==> flow/design.v <==
module add_cyclic #(
    parameter pDATA_IN_W        = 8,
    parameter pNUM_OF_ELEMENTS  = 9,  
    parameter pRESET_TYPE = "auto"  
)(
    input                               iclk,
    input                               irst, 
    input [pDATA_IN_W-1:0]              idata    , 
    input                               idata_en ,
    output logic [pDATA_IN_W-1:0]       odata      ,
    output logic                        odata_ready
);
    localparam      lpINT_W = pDATA_IN_W + $clog2(pNUM_OF_ELEMENTS) + 1;
    localparam      lpCONST_DIV = $clog2(pNUM_OF_ELEMENTS);
    logic [$clog2(pNUM_OF_ELEMENTS):0]      elements_cnt;
    logic [lpINT_W-1:0]                     acc;
    generate
        if ( pRESET_TYPE == "auto" ) begin 
            always_ff @( posedge iclk ) begin : MainBlockAuto
                if ( irst ) begin 
                    odata        <=  'd0;     
                    odata_ready  <= 1'b0; 
                    elements_cnt <=  'd0;
                    acc          <=  'd0;
                end
                else begin 
                    if ( idata_en ) begin
                        if ( elements_cnt != pNUM_OF_ELEMENTS-1 ) begin 
                            odata_ready  <= 1'b0   ;
                            acc          <= odata + idata;
                            elements_cnt <= elements_cnt + 'd1;
                        end
                        else if ( elements_cnt == pNUM_OF_ELEMENTS ) begin 
                            odata      <= acc / lpCONST_DIV;
                        end 
                        else if ( odata_ready ) begin 
                            odata       <=  'd0;
                            acc         <=  'd0;     
                            odata_ready <= 1'b0;
                        end
                        else begin 
                            odata_ready <= 1'b0;
                        end
                    end
                    else begin 
                        if ( odata_ready ) begin 
                            odata       <=  'd0;     
                            odata_ready <= 1'b0;
                            acc         <=  'd0;
                        end
                    end
                end
            end
        end
        else if ( pRESET_TYPE == "manual" ) begin                            
            always_ff @( posedge iclk ) begin : blockName
                if ( irst ) begin 
                    odata        <=  'd0;
                    acc          <=  'd0;
                    elements_cnt <=  'd0;
                    odata_ready  <= 1'b0;
                end
                else begin
                    if ( idata_en ) begin
                        if ( elements_cnt != pNUM_OF_ELEMENTS-1 ) begin 
                            odata_ready  <= 1'b0   ;
                            acc          <= odata + idata;
                            elements_cnt <= elements_cnt + 'd1;
                        end
                        else if ( elements_cnt == pNUM_OF_ELEMENTS ) begin 
                            odata      <= acc / lpCONST_DIV;
                        end 
                        else begin 
                            odata_ready <= 1'b0;
                        end
                    end
                end 
            end
        end
        else begin 
        end
    endgenerate
endmodule 
Tool chain data of add_cyclic

What the tools print for add_cyclic, step after step.
Line numbers count from 1 in the design file above.
The mark -- stands for no value.

Top: add_cyclic
Clock input: iclk
Cell library: sky130hd
Timing corner: tt_025C_1v80

After elaboration

Counts by Yosys on the flattened word-level netlist (proc, flatten, opt, wreduce; memories kept). Register bits leave out memories and registers merged into their read ports (data or address). Print and check cells are left out. Cells with the same type and inputs are merged into one.

Equality and inequality tests: 4
Muxes and demuxes: 11
Reductions and logical operators: 1
Add/sub/neg operators: 2

Operator list:

| operator                                                               | number |
| 13-bit two-way mux                                                     | 4 |
| 8-bit two-way mux                                                      | 4 |
| 8-bit by 8-bit adder with 9-bit output                                 | 1 |
| 5-bit by 1-bit adder with 5-bit output (second input constant)         | 1 |
| 5-bit by 4-bit equality test with 1-bit output (second input constant) | 1 |
| 5-bit by 4-bit != test with 1-bit output (second input constant)       | 1 |
| 3-bit != test (second input constant)                                  | 1 |
| 1-bit two-way mux                                                      | 3 |
| 2-bit != test (second input constant)                                  | 1 |
| 2-bit AND reduction                                                    | 1 |

Input bits: 11
Elaborated cells: 22
Output and inout port bits: 9
Register bits after elaboration: 27

Logic depth

Longest topological path by Yosys (ltp), each cell counted once; first at word level (registers and memories cut), then after technology mapping (sequential cells cut; the memories' decode and read muxes count).

Depth in word-level cells: 4
ABC_AREA: 1
Depth in mapped cells: 12
Depth with buffers taken out: 11

After synthesis

Source: synth_stat.txt of the flow (Yosys; design flattened, memories mapped). It holds for the ABC_AREA given above (unset counts as 0); a run with the other value may have another netlist.

Flip-flops: 19
Mapped cells: 172
Buffers: 5
Sequential part of the area: 380.4 µm²
Cell area after synthesis: 1,158.6 µm²

Cells by type:

| cell type                 | number | total area (µm²) |
| sky130_fd_sc_hd__dfxtp_1  | 19     | 380.365 |
| sky130_fd_sc_hd__nand2_1  | 39     | 146.39 |
| sky130_fd_sc_hd__inv_1    | 36     | 135.13 |
| sky130_fd_sc_hd__ha_1     | 9      | 112.608 |
| sky130_fd_sc_hd__a21oi_1  | 14     | 70.067 |
| sky130_fd_sc_hd__o21ai_0  | 10     | 50.048 |
| sky130_fd_sc_hd__nor2_1   | 13     | 48.797 |
| sky130_fd_sc_hd__nand3_1  | 9      | 45.043 |
| sky130_fd_sc_hd__nor2_2   | 4      | 25.024 |
| sky130_fd_sc_hd__buf_4    | 3      | 22.522 |
| sky130_fd_sc_hd__buf_8    | 1      | 15.014 |
| sky130_fd_sc_hd__nand4_1  | 2      | 12.512 |
| sky130_fd_sc_hd__nand2_4  | 1      | 11.261 |
| sky130_fd_sc_hd__nor2_4   | 1      | 11.261 |
| sky130_fd_sc_hd__nand3_2  | 1      | 10.01 |
| sky130_fd_sc_hd__xnor2_1  | 1      | 8.758 |
| sky130_fd_sc_hd__xor2_1   | 1      | 8.758 |
| sky130_fd_sc_hd__o21bai_1 | 1      | 7.507 |

Not listed: further types 7, cells in them 7.

Timing after synthesis

Source: OpenSTA report_checks on the synthesized netlist (no wires, ideal clock, input and output delay 20% of the period each), path of least setup slack; recovery checks are left aside. Register names are those of the netlist, which keeps one name where synthesis merged equal registers.

Kind: input to register
From: input idata[2]
To: register acc[7]
Clock period: 2,110 ps
Delay of the path: 1,008 ps
Stages on the path: 9
Data required time: 2,001 ps
Path buffers: 0
Time at the first pin: 422 ps
Arrival: 1,321 ps
External input delay: 422 ps
Setup time: 109 ps
Slack: 681 ps
Period reached after synthesis: 1,429 ps

"delay of the path" is the arrival time less input delay plus setup time.
"stages on the path": output pins that drive a net of the path, with the launching flip-flop's if there is one; two outputs of one cell count as two.
"period reached after synthesis" is the clock period less the worst setup slack; recovery checks do not enter. This is arithmetic on one report: input and output delays are still those of the set period (20% each).
Between the ends stands the longest chain of elaborated cells between them, by number of cells; it is not shown to be the way that was timed. Of several equally long chains one is given.
A line is the first line of the expression or statement that the cell stems from. Yosys adds cells for indexed reads and writes and turns some case tables into memories.
At most two assigning lines are given for a register; there are more.

Cells stage by stage: sky130_fd_sc_hd__ha_1 > sky130_fd_sc_hd__a21oi_1 > sky130_fd_sc_hd__nand2_1 > sky130_fd_sc_hd__nand2_1 > sky130_fd_sc_hd__nand2_1 > sky130_fd_sc_hd__nand2_1 > sky130_fd_sc_hd__nand3_1 > sky130_fd_sc_hd__nand2_1 > sky130_fd_sc_hd__inv_1
Length of the longest elaborated chain: 3
Elaborated cells between the ends (all ways): 3
RTL lines with such cells: 3
Classes of those cells: 1 x add/sub; 2 x mux

RTL lines, path post-synthesis:

| item                                   | RTL line | source |
| start: declaration                     | 8        | `input [pDATA_IN_W-1:0]              idata    ,` |
| 8-bit by 8-bit adder with 9-bit output | 30       | `acc          <= odata + idata;` |
| 13-bit two-way mux                     | 28       | `if ( elements_cnt != pNUM_OF_ELEMENTS-1 ) begin` |
| 13-bit two-way mux                     | 27       | `if ( idata_en ) begin` |
| end: assignment                        | 24       | `acc          <=  'd0;` |
| end: assignment                        | 30       |  |
| end: declaration                       | 16       | `logic [lpINT_W-1:0]                     acc;` |

Timing after layout

Path of least setup slack in the final report of record 1 (OpenROAD, finished layout, wires in). Where an end is a register, its clock arrival counts in the times.
The path's times are printed in steps of 10 ps; the period is the one set.

Kind: input to register
From: input idata[6]
To: register acc[7]
External input delay: 290 ps
Clock period: 1,450 ps
Arrival: 1,670 ps
Slack: -20 ps
Time at the first pin: 290 ps
Path buffers: 1
Setup time: 90 ps
Data required time: 1,650 ps
Stages on the path: 10

Between the ends stands the longest chain of elaborated cells between them, by number of cells; it is not shown to be the way that was timed. Of several equally long chains one is given.
At most two assigning lines are given for a register; there are more.

Cells stage by stage: sky130_fd_sc_hd__clkdlybuf4s50_1 > sky130_fd_sc_hd__ha_4 > sky130_fd_sc_hd__nand2_1 > sky130_fd_sc_hd__inv_1 > sky130_fd_sc_hd__a21oi_2 > sky130_fd_sc_hd__nand2_1 > sky130_fd_sc_hd__nand2_1 > sky130_fd_sc_hd__nand3_1 > sky130_fd_sc_hd__nand2_1 > sky130_fd_sc_hd__inv_1
Length of the longest elaborated chain: 3
Elaborated cells between the ends (all ways): 3
RTL lines with such cells: 3
Classes of those cells: 1 x add/sub; 2 x mux

RTL lines, path after layout:

| item                                   | RTL line | source |
| start: declaration                     | 8        | `input [pDATA_IN_W-1:0]              idata    ,` |
| 8-bit by 8-bit adder with 9-bit output | 30       | `acc          <= odata + idata;` |
| 13-bit two-way mux                     | 28       | `if ( elements_cnt != pNUM_OF_ELEMENTS-1 ) begin` |
| 13-bit two-way mux                     | 27       | `if ( idata_en ) begin` |
| end: assignment                        | 24       | `acc          <=  'd0;` |
| end: assignment                        | 30       |  |
| end: declaration                       | 16       | `logic [lpINT_W-1:0]                     acc;` |

Ticket comment

Measured results for add_cyclic: 2 stored runs of the Yosys and OpenROAD flow on sky130hd. The settings differ; the order carries no meaning. The constraints put input and output delay at 20% of the set period each and load the outputs with 0.01 pF.
"total power of the final layout" rests on the timing tool's default activity at the inputs, not on a simulated workload.
Among the settings, -- means not set for that run.

| setting or result                      | record 1 | record 2 |
| period_ns                              | 1.45     | 1.56     |
| CORE_UTILIZATION                       | 50       | 27       |
| SETUP_SLACK_MARGIN                     | -0.07    | -0.15    |
| PLACE_DENSITY_LB_ADDON                 | 0.09     | 0.27     |
| CORE_MARGIN                            | 9        | 5        |
| ABC_AREA                               | 1        | --       |
| MAX_ROUTING_LAYER                      | met4     | met5     |
| CAP_MARGIN                             | 20       | 20       |
| SLEW_MARGIN                            | 20       | 30       |
| CORE_ASPECT_RATIO                      | --       | 0.63     |
| CELL_PAD_IN_SITES_DETAIL_PLACEMENT     | --       | 2        |
| TNS_END_PERCENT                        | --       | 5        |
| CTS_CLUSTER_DIAMETER                   | --       | 145      |
| cell area after synthesis (µm²)        | 1,158.6  | 1,078.5  |
| die footprint (µm²)                    | 4,373.8  | 5,392.3  |
| standard-cell area after routing (µm²) | 1,562.8  | 1,639.1  |
| utilization                            | 0.706    | 0.423    |
| lowest setup slack (ps)                | -15      | -180     |
| setup total negative slack (ps)        | -15      | -917     |
| worst hold slack after layout (ps)     | 474      | 460      |
| total power of the final layout (mW)   | 0.9794   | 1.033    |
